==> flow/design.v <==
module Counter18bit(
    input CLK,
	 input RST,
	 output reg[17:0] count
	);
	 always @(negedge CLK) begin
		if(count == 18'b111111111111111111 | RST)
			count <= 18'd0;
		else		
			count <= count + 18'b1;    
	 end
endmodule
Reports on Counter18bit
The steps from the RTL of Counter18bit to its reports follow in flow order.
Line numbers count from 1 in the design file above.
Operators: Yosys type, input widths -> output width; for muxes data width and select width s.
Cell names lack the library's common part.
The mark - stands for no value.
- top module: Counter18bit
- clock input: CLK
- cell library: sky130hd
- library corner: tt_025C_1v80

After elaboration
Source: Yosys, flattened and elaborated, memories not mapped. Widths are those after wreduce; folded enables and synchronous resets count as part of the registers. Registers that Yosys merges into a memory's read port (data or address) are not register bits. Print and check cells do not count. Equal cells are merged and count once.
- multiplexer cells at 0
- add/subtract/negate cells: 1
- bitwise gates (word level) at 1
- noted shifts and indexed selects: 0
- magnitude comparators at 0
- equality and inequality tests at 1
- noted reductions and logical operators: 0
- noted $mul: 0
- div/mod/pow operators: 0
- operators with widths (kind ; number):
    $add 18x1->18 const B ; 1
    $eq 18x18->1 const B ; 1
    $or 1x1->1 ; 1
- output and inout bits: 18
- memory bits (writable): 0
- noted word width x clocked read ports: 0
- memory bits (read-only): 0
- input bits at 2
- memories at 0
- noted bits in latches: 0
- bits in registers: 18

Depth
Yosys ltp: most cells in a row. Word level: on the elaborated netlist, between registers, memories and ports. Mapped: between sequential cells and ports; inverters and the memories' decode and read muxes count.
- depth in word-level cells at 2
- noted ABC_AREA: 0
- noted gate-level depth with buffers: 6

Mapped cells and area
Source: synth_stat.txt of the flow (Yosys; design flattened, memories mapped). It holds for the ABC_AREA given above (unset counts as 0); a run with the other value may have another netlist.
- cells by type (cell ; number ; area in all (um2)):
    dfxtp_1 ; 18 ; 360.346
    xnor2_1 ; 12 ; 105.101
    nor2_1 ; 19 ; 71.318
    nor4_1 ; 5 ; 31.28
    nand3_1 ; 6 ; 30.029
    inv_1 ; 7 ; 26.275
    nand4_2 ; 2 ; 25.024
    nor3_1 ; 4 ; 20.019
    xor2_1 ; 2 ; 17.517
    ha_1 ; 1 ; 12.512
    or3_1 ; 2 ; 12.512
    buf_6 ; 1 ; 11.261
    nand2_1 ; 3 ; 11.261
    a41o_1 ; 1 ; 10.01
    nand3_2 ; 1 ; 10.01
    a311oi_1 ; 1 ; 8.758
    a31o_2 ; 1 ; 8.758
    or2_4 ; 1 ; 8.758
Not listed: further types 7, cells in them 7.
- chip area (Yosys) at 823.3 um2
- buffers at 3
- noted flip-flop cells: 18
- area of sequential cells: 360.3 um2
- cell count at 94

Ticket comment

Record of 2 stored runs of the RTL-to-layout flow on Counter18bit, platform sky130hd. The runs are unordered. Constraints: input delay and output delay 20% of the set period each, output load 0.01 pF.
"overall power" is the tool's figure for a default switching activity; nothing was simulated.

Record 1
Settings were period_ns = 2.09; SETUP_SLACK_MARGIN = 0.02; CAP_MARGIN = 20; CORE_MARGIN = 2; CORE_UTILIZATION = 40; SLEW_MARGIN = 20
- noted the post-synthesis cell area: 823.3 um2
- total die area at 2436.9 um2
- noted the standard-cell area after routing: 1348.8 um2
- utilization: 69.5 %
- setup slack of the worst path at -176 ps
- total negative slack: -2769 ps
- final worst hold slack: 534 ps
- overall power: 703.9 uW

Record 2
Settings were period_ns = 2.09; CORE_UTILIZATION = 36; SETUP_SLACK_MARGIN = 0.06; PLACE_DENSITY_LB_ADDON = 0.25; CELL_PAD_IN_SITES_GLOBAL_PLACEMENT = 2; CELL_PAD_IN_SITES_DETAIL_PLACEMENT = 2; TNS_END_PERCENT = 55; CTS_CLUSTER_SIZE = 97; CAP_MARGIN = 20; MIN_ROUTING_LAYER = met2; CORE_MARGIN = 2; SLEW_MARGIN = 20
- did not finish, clock tree synthesis stopped with DPL-0033
